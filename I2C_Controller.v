==> flow/design.v <==
module I2C_Controller(clock, reset_n, init_transaction, rw, address, data, bytesend, i2c_sda, i2c_scl, debug_signal, debug_send);
	parameter CLOCK_F 		= 50_000_000;
	localparam INIT_COUNT 	= (CLOCK_F / 250_000) - 1;
	localparam SEND_COUNT	= 8;
	localparam I2C_COUNTER_WIDTH = (($clog2(INIT_COUNT) > 5) ? $clog2(INIT_COUNT) : 5);
	input clock, reset_n, init_transaction, rw;
	input [6:0] address;
	input [31:0] data;
	input [3:0] bytesend;
	inout i2c_sda, i2c_scl;
	output debug_signal, debug_send;
	wire data_register_load, data_register_inb, data_register_outb, data_register_shift;
	wire [39:0] data_register_ins, data_register_out;
	wire bytesend_register_load, bytesend_register_shift, bytesend_register_outb;
	wire [3:0] bytesend_register_out;
	wire rw_register_load, rw_register_out;
	wire i2c_counter_reset, i2c_counter_en;
	wire [I2C_COUNTER_WIDTH-1:0] i2c_counter_out;
	wire i2c_scl_div_en, i2c_scl_div_out;
	wire clk_det_out;
	wire i2c_sda_driver_en, i2c_sda_driver_in;
	wire i2c_scl_driver_en;
	wire i2c_scl_setup_div_en, i2c_scl_setup_div_out;
	wire clk_det2_out;
	wire data_clk;
	wire data_counter_reset, data_counter_en;
	wire [4:0] data_counter_out;
	positive_pulse_detector clk_det(clock, reset_n, i2c_scl_setup_div_out, clk_det_out);
	positive_pulse_detector clk_det2(clock, reset_n, i2c_scl_div_out, clk_det2_out);
	clock_divider #(CLOCK_F, CLOCK_F / 8) i2c_scl_setup_div(clock, reset_n, i2c_scl_setup_div_en, i2c_scl_setup_div_out);
	clock_divider #(CLOCK_F, CLOCK_F / 16) i2c_scl_div(clock, reset_n, i2c_scl_div_en, i2c_scl_div_out);
	counter #(I2C_COUNTER_WIDTH) i2c_counter(clock, i2c_counter_reset, i2c_counter_en, i2c_counter_out);
	counter #(5)				 data_counter(clock, data_counter_reset, data_counter_en, data_counter_out);
	shift_register #(4) bytesend_register(clock,
							   			  reset_n,
							   			  bytesend_register_load,
							   			  bytesend_register_shift,
							   			  1'b0,
							   			  bytesend_register_outb,
							   			  bytesend,
							   			  bytesend_register_out);
	register #(1) rw_register(clock,
							  reset_n,
							  rw_register_load,
							  rw,
							  rw_register_out);
	shift_register #(40) data_register(clock,
								 	   reset_n,
								 	   data_register_load,
								 	   data_register_shift,
								 	   data_register_inb,
								 	   data_register_outb,
								 	   data_register_ins,
								 	   data_register_out);
	bidir_driver i2c_sda_driver(i2c_sda_driver_en, i2c_sda_driver_in, i2c_sda);
	bidir_driver i2c_scl_driver(i2c_scl_driver_en, i2c_scl_div_out, i2c_scl);
	localparam 	STATE_IDLE 		= 4'd0,
				STATE_INIT		= 4'd1,
				STATE_SEND_ADDR	= 4'd2,
				STATE_ACK_ADDR	= 4'd3,
				STATE_RW		= 4'd4,
				STATE_SEND_DATA = 4'd5,
				STATE_RECV_DATA	= 4'd6,
				STATE_FINI_DATA = 4'd7,
				STATE_ACK_DATA	= 4'd8,
				STATE_STOP		= 4'd9;
	reg [3:0] state, state_n;
	always @(posedge clock) begin
		if (~reset_n) state <= STATE_IDLE;
		else state <= state_n;
	end
	always @(*) begin
		case (state)
			STATE_IDLE: state_n = init_transaction ? STATE_INIT : STATE_IDLE;
			STATE_INIT:	state_n = (i2c_counter_out == INIT_COUNT) ? STATE_SEND_ADDR : STATE_INIT;
			STATE_SEND_ADDR: state_n = (data_counter_out == SEND_COUNT) ? STATE_ACK_ADDR : STATE_SEND_ADDR;
			STATE_ACK_ADDR:	state_n = ((i2c_sda == 1'b1) & clk_det2_out) ? STATE_STOP : (clk_det2_out ? STATE_RW : STATE_ACK_ADDR);
			STATE_RW: state_n = (rw_register_out ? STATE_SEND_DATA : STATE_RECV_DATA);
			STATE_SEND_DATA: state_n = (data_counter_out == SEND_COUNT) ? STATE_FINI_DATA : STATE_SEND_DATA;
			STATE_RECV_DATA: state_n = (data_counter_out == SEND_COUNT) ? STATE_FINI_DATA : STATE_RECV_DATA;
			STATE_FINI_DATA: state_n = STATE_ACK_DATA;
			STATE_ACK_DATA: state_n = ((i2c_sda == 1'b1) & clk_det2_out) ? STATE_STOP : 
									  	((bytesend_register_out == 4'd0) & clk_det2_out) ? STATE_STOP : 
									  		clk_det2_out ? STATE_RW : STATE_ACK_DATA;
  			STATE_STOP: state_n = (i2c_counter_out == INIT_COUNT) ? STATE_IDLE : STATE_STOP;
			default: state_n = 4'bxxxx;
		endcase
	end
	assign data_register_load		= ((state == STATE_INIT));
	assign data_register_shift		= (((state == STATE_RECV_DATA) & data_clk) |
									   ((state == STATE_SEND_ADDR) & data_clk) |
									   ((state == STATE_SEND_DATA) & data_clk));
	assign data_register_inb		= (state == STATE_RECV_DATA) ? i2c_sda : 1'b0;
	assign data_register_ins 		= {address, rw, data};
	assign bytesend_register_shift 	= ((state == STATE_FINI_DATA));
	assign bytesend_register_load 	= ((state == STATE_INIT));
	assign rw_register_load			= ((state == STATE_INIT));
	assign i2c_counter_reset		= ((state == STATE_INIT) |
									   (state == STATE_STOP));
	assign i2c_counter_en			= ((state == STATE_INIT) |
									   (state == STATE_STOP));
	assign data_counter_reset		= ((state == STATE_SEND_ADDR) |
									   (state == STATE_SEND_DATA) | 
									   (state == STATE_RECV_DATA));
	assign data_counter_en			= (((state == STATE_SEND_ADDR) & clk_det2_out) |
									   ((state == STATE_SEND_DATA) & clk_det2_out) | 
									   ((state == STATE_RECV_DATA) & clk_det2_out));
	assign i2c_scl_div_en			= (state != STATE_INIT) & (state != STATE_IDLE) & (state != STATE_STOP);
	assign i2c_scl_setup_div_en		= ((state != STATE_IDLE) &
									   (state != STATE_INIT) &
									   (state != STATE_STOP));
	assign i2c_sda_driver_en 		= ((state == STATE_INIT) |
									   (state == STATE_SEND_ADDR) |
									   (state == STATE_SEND_DATA) |
									   (state == STATE_RECV_DATA) |
									   (state == STATE_STOP));
	assign i2c_sda_driver_in 		= (state == STATE_INIT) ? 1'b0 :
										(((state == STATE_SEND_ADDR) |
										  (state == STATE_SEND_DATA) |
										  (state == STATE_RW)		 |
										  (state == STATE_RECV_DATA)) ? data_register_outb : 1'b1);
	assign i2c_scl_driver_en		= ((state != STATE_IDLE) &
									   (state != STATE_INIT) &
									   (state != STATE_STOP));
	assign debug_signal = (state_n == STATE_ACK_ADDR) | (state_n == STATE_ACK_DATA) | (state == STATE_ACK_ADDR) | (state == STATE_ACK_DATA);
	assign debug_send = (state == STATE_SEND_DATA) | (state == STATE_RECV_DATA);
	assign data_clk					= clk_det_out & ~i2c_scl_div_out;
endmodule
module bidir_driver(en, in, out);
	input en, in;
	inout out;
	assign out = (en & ~in) ? 1'b0 : 1'bz;
endmodule
module clock_divider(clock, reset_n, enable, out);
   input        clock;
   input        reset_n; 
   input        enable; 
   output       out; 
	reg 	 [32:0] 	state;
	reg 				out;
	parameter REF_FREQ = 32'd50_000_000;
	parameter DSR_FREQ = 32'd25_600;
	localparam COUNT = ((REF_FREQ / (2 * DSR_FREQ)) - 1);
	always@(posedge clock) begin
		if (!reset_n) begin
			state <= 32'd0;
			out <= 1'b1;
		end
		else if (enable) begin
			if (state == COUNT) begin
				out <= ~out;
				state <= 32'd0;
			end
			else begin
				out <= out;
				state <= state + 32'd1;
			end
		end
		else out <= 1'b1;
	end
endmodule
module counter(clock, reset_n, en, out);
	parameter COUNTER_SIZE = 8;
	input clock, reset_n, en;
	output [COUNTER_SIZE-1:0] out;
	reg [COUNTER_SIZE-1:0] out, out_n;
	always @(posedge clock) begin
		if (~reset_n) begin
			out <= {COUNTER_SIZE{1'b0}};
		end
		else begin
			out <= out_n;
		end
	end
	always @(*) begin
		if (en) begin
			out_n = out + 1; 
		end
		else begin
			out_n = out;
		end
	end
endmodule
module register(clock, reset_n, load, ins, out);
	parameter REGISTER_SIZE = 8;
	input clock, reset_n, load;
	input [REGISTER_SIZE-1:0] ins;
	output [REGISTER_SIZE-1:0] out;
	reg [REGISTER_SIZE-1:0] out, out_n;
	always @(posedge clock) begin
		if (~reset_n) begin
			out <= {REGISTER_SIZE{1'b0}};
		end
		else begin
			out <= out_n;
		end
	end
	always @(*) begin
		if (load) begin
			out_n = ins;
		end
		else begin
			out_n = out;
		end
	end
endmodule
module shift_register(clock, reset_n, load, shift, inb, outb, ins, out);
	parameter REGISTER_SIZE = 8;
	input clock, reset_n, load, inb, shift;
	input [REGISTER_SIZE-1:0] ins;
	output outb;
	output [REGISTER_SIZE-1:0] out;
	reg [REGISTER_SIZE-1:0] out, out_n;
	reg outb, outb_n;
	always @(posedge clock) begin
		if (~reset_n) begin
			out <= {REGISTER_SIZE{1'b0}};
			outb <= 1'b0;
		end
		else begin
			out <= out_n;
			outb <= outb_n;
		end
	end
	always @(*) begin
		if (load) out_n = ins;
		else if (shift) out_n = {out[REGISTER_SIZE-2:0], inb};
		else out_n = out;
	end
	always @(*) begin
		if (shift) outb_n = out[REGISTER_SIZE-1];
		else outb_n = outb;  
	end
endmodule
module positive_pulse_detector(clock, reset_n, data_in, out);
	input clock, reset_n, data_in;
	output out;
	reg delay;
	always @(posedge clock) begin
		delay <= data_in;
	end
	assign out = ~delay & data_in;
endmodule
# Step by step through the tools: I2C_Controller
# The steps from the RTL of I2C_Controller to its reports follow in flow order.
# Lines are those of the file above, counted from 1.
# Operators carry their Yosys type and port widths (W data, S select, Z words).
# A cell with -- has no value.
# design
design,I2C_Controller
clock,clock
cell_library,sky130hd
corner,tt_025C_1v80

# After elaboration
# Source: Yosys, flattened and elaborated, memories not mapped. Widths are those after wreduce. Registers that Yosys merges into a memory's read port (data or address) are not register bits. Print and check cells do not count.
# word_totals
regBits,133
inputBits,47
output_inout_bits,4
wordCells,101
# classes
addsub,4
eq_ne,17
muxes,24
logic,37
n_reduce_logical,6
# op_table
operator,count
$mux W40,2
$add A33 B1 Y33 const B,2
$mux W33,2
$pmux W4 S10,1
$eq A33 B2 Y1 const B,1
$eq A33 B3 Y1 const B,1
$mux W4,7
$or A1 B1 Y1,17
$eq A4 B3 Y1 const B,4
$and A1 B1 Y1,15
$eq A4 B2 Y1 const B,3
$eq A4 B4 Y1 const B,3
$logic_not A4 Y1,2
$add A8 B1 Y8 const B,1
$eq A8 B8 Y1 const B,1
$mux W1,8
$mux W2,3
$not A1 Y1,5
$add A5 B1 Y5 const B,1
$eq A5 B4 Y1 const B,1
$reduce_bool A2 Y1,2
$eq A4 B1 Y1 const B,1
$ne A4 B1 Y1 const B,1
$ne A4 B4 Y1 const B,1
$reduce_bool A4 Y1,1
$mux W3,1
$reduce_and A2 Y1,1

# Logic depth
# Depth = most cells in a row (Yosys ltp): at word level without a register or memory, in the mapped netlist without a sequential cell, where the memories' decode and read muxes count.
# logic_depth
ltp_word,16
abc_area,1
mapped_depth,11
ltp_nobuf,11

# Mapped cells and area
# Source: synth_stat.txt of the flow (Yosys; design flattened, memories mapped). It holds for the ABC_AREA given above (unset counts as 0); a run with the other value may have another netlist.
# types
type,count,type_area_um2
sky130_fd_sc_hd__dfxtp_1,57,1.14E+03
sky130_fd_sc_hd__nand2_1,135,506.736
sky130_fd_sc_hd__nor2_1,107,401.635
sky130_fd_sc_hd__nand3_1,36,180.173
sky130_fd_sc_hd__inv_1,43,161.405
sky130_fd_sc_hd__a21oi_1,24,120.115
sky130_fd_sc_hd__xor2_1,8,70.067
sky130_fd_sc_hd__nor3_1,12,60.058
sky130_fd_sc_hd__o21ai_0,12,60.058
sky130_fd_sc_hd__ha_1,4,50.048
sky130_fd_sc_hd__nor2_2,8,50.048
sky130_fd_sc_hd__nor2_4,4,45.043
sky130_fd_sc_hd__xnor2_1,5,43.792
sky130_fd_sc_hd__nand4_1,6,37.536
sky130_fd_sc_hd__inv_2,9,33.782
sky130_fd_sc_hd__nand2_2,5,31.28
sky130_fd_sc_hd__nand3b_1,4,30.029
sky130_fd_sc_hd__or2_2,4,25.024
# Not listed: further types 19, cells in them 30.
# mapped
cell_count,513
synth_area_um2,3266.9
sequential_area_um2,1141.1
ff_cells,57

# Timing after synthesis
# OpenSTA on the mapped netlist: ideal clock, no wires. The path of least setup slack (recovery checks aside). Input and output delay are each 20% of the period. Register names are those of the netlist, which keeps one name where synthesis merged equal registers.
# synth_path
path_type,flip-flop to output port
start,register i2c_scl_div.out
end,output port debug_signal
clock_period_ns,2.8
launch_ns,0.000
arrival_ns,1.184
slack_ns,1.056
delay_ns,1.184
stages,9
synth_period_reached_ns,1.744
# "delay_ns" is the arrival time less input delay plus setup time.
# A path that ends at an output port has no setup time.
# "stages" counts driving pins, that of a launching flip-flop among them; a cell with two outputs on the path counts twice.
# "synth_period_reached_ns" = period - worst setup slack (recovery checks aside). The figure is calculated, with input and output delays left at 20% of the set period.
# Between the ends stands the longest chain of elaborated cells between them, by number of cells; it is not shown to be the way that was timed. Of several equally long chains one is given.
# Each line given opens the expression or statement behind the cell; cells for indexed reads and writes are added by Yosys, which also makes memories of some case tables.
# At most two assigning lines are given for a register; there are more.
# synth_via
path_cell_list,sky130_fd_sc_hd__dfxtp_1 -> sky130_fd_sc_hd__inv_1 -> sky130_fd_sc_hd__nor2_1 -> sky130_fd_sc_hd__nor2_1 -> sky130_fd_sc_hd__nor2_1 -> sky130_fd_sc_hd__nand3_1 -> sky130_fd_sc_hd__nand2_1 -> sky130_fd_sc_hd__nand2_1 -> sky130_fd_sc_hd__nand3_1
elab_chain_cells,9
cone_cells,14
cone_classes,2 x eq/ne; 6 x mux; 6 x logic
# synth_rtl
item,line,rtl
start: declaration,138,output       out;
start: assignment,151,out <= ~out;
start: assignment,155,out <= out;
$and A1 B1 Y1,242,assign out = ~delay & data_in;
$mux W4,84,clk_det2_out ? STATE_RW : STATE_ACK_DATA;
$mux W4,83,((bytesend_register_out == 4'd0) & clk_det2_out) ? STATE_STOP :
$mux W4,82,STATE_ACK_DATA: state_n = ((i2c_sda == 1'b1) & clk_det2_out) ? STATE_STOP :
$pmux W4 S10,73,case (state)
$eq A4 B2 Y1,125,assign debug_signal = (state_n == STATE_ACK_ADDR) | (state_n == STATE_ACK_DATA) | (state == STATE_ACK_ADDR) | ...
$or A1 B1 Y1 (3 in a row),125,
end: declaration,11,"output debug_signal, debug_send;"

# Worst path after layout
# Path of least setup slack in the final report of run 1 (OpenROAD, finished layout, wires in). Where an end is a register, its clock arrival counts in the times.
# layout_path
path_type,flip-flop to output port
start,register i2c_scl_div.out
end,output port debug_signal
clock_period_ns,4.06
launch_ns,0.34
arrival_ns,2.44
slack_ns,0.80
stages,10
# Between the ends stands the longest chain of elaborated cells between them, by number of cells; it is not shown to be the way that was timed. Of several equally long chains one is given.
# At most two assigning lines are given for a register; there are more.
# layout_via
path_cell_list,sky130_fd_sc_hd__dfxtp_1 -> sky130_fd_sc_hd__inv_1 -> sky130_fd_sc_hd__nor2_1 -> sky130_fd_sc_hd__nor2_1 -> sky130_fd_sc_hd__nor2_1 -> sky130_fd_sc_hd__nand3_1 -> sky130_fd_sc_hd__nand2_1 -> sky130_fd_sc_hd__nand2_1 -> sky130_fd_sc_hd__nand3_1 -> sky130_fd_sc_hd__clkdlybuf4s50_1
elab_chain_cells,9
cone_cells,14
cone_classes,2 x eq/ne; 6 x mux; 6 x logic
# layout_rtl
item,line,rtl
start: declaration,138,output       out;
start: assignment,151,out <= ~out;
start: assignment,155,out <= out;
$and A1 B1 Y1,242,assign out = ~delay & data_in;
$mux W4,84,clk_det2_out ? STATE_RW : STATE_ACK_DATA;
$mux W4,83,((bytesend_register_out == 4'd0) & clk_det2_out) ? STATE_STOP :
$mux W4,82,STATE_ACK_DATA: state_n = ((i2c_sda == 1'b1) & clk_det2_out) ? STATE_STOP :
$pmux W4 S10,73,case (state)
$eq A4 B2 Y1,125,assign debug_signal = (state_n == STATE_ACK_ADDR) | (state_n == STATE_ACK_DATA) | (state == STATE_ACK_ADDR) | ...
$or A1 B1 Y1 (3 in a row),125,
end: declaration,11,"output debug_signal, debug_send;"

# I2C_Controller through Yosys and OpenROAD on sky130hd: 2 stored runs, unordered, with their settings and measured results. The constraints put input and output delay at 20% of the set period each and load the outputs with 0.01 pF.
# "period_reached_ns" means the clock period less the worst setup slack. The figure is calculated, with input and output delays left at 20% of the set period.
# "worst_setup_path_time_ns": the worst setup path's part of the clock period (all of it between registers, 20% less for each end at a port) less its slack. A launch clock that arrives late makes it longer, a capture clock that arrives late makes it shorter.
# "final_power_mw" rests on the timing tool's default activity at the inputs, not on a simulated workload.
# A setting shown as . is not set for that run.
item,run 1,run 2
period_ns,4.06,3.49
CORE_UTILIZATION,29,52
SETUP_SLACK_MARGIN,0.5,0.25
PLACE_DENSITY_LB_ADDON,0.29,0.14
HOLD_SLACK_MARGIN,-0.03,0.21
CORE_ASPECT_RATIO,0.84,.
CELL_PAD_IN_SITES_DETAIL_PLACEMENT,2,.
TNS_END_PERCENT,35,.
ABC_AREA,1,.
GPL_TIMING_DRIVEN,1,.
CTS_CLUSTER_DIAMETER,170,.
CAP_MARGIN,15,20
CORE_MARGIN,2,2
SLEW_MARGIN,20,20
CTS_CLUSTER_SIZE,.,87
die_area_um2,12133.3,6008.6
final_power_mw,1.426,1.477
layout_stdcell_area_um2,3822.4,3190.6
period_reached_ns,3.256,3.008
setup_worst_slack_ns,0.804,0.482
worst_setup_path_time_ns,2.44,2.31
critical_path_type,flip-flop to output port,flip-flop to output port
yosys_chip_area_um2,3266.9,2810.2
total_negative_slack_ns,0.000,0.000
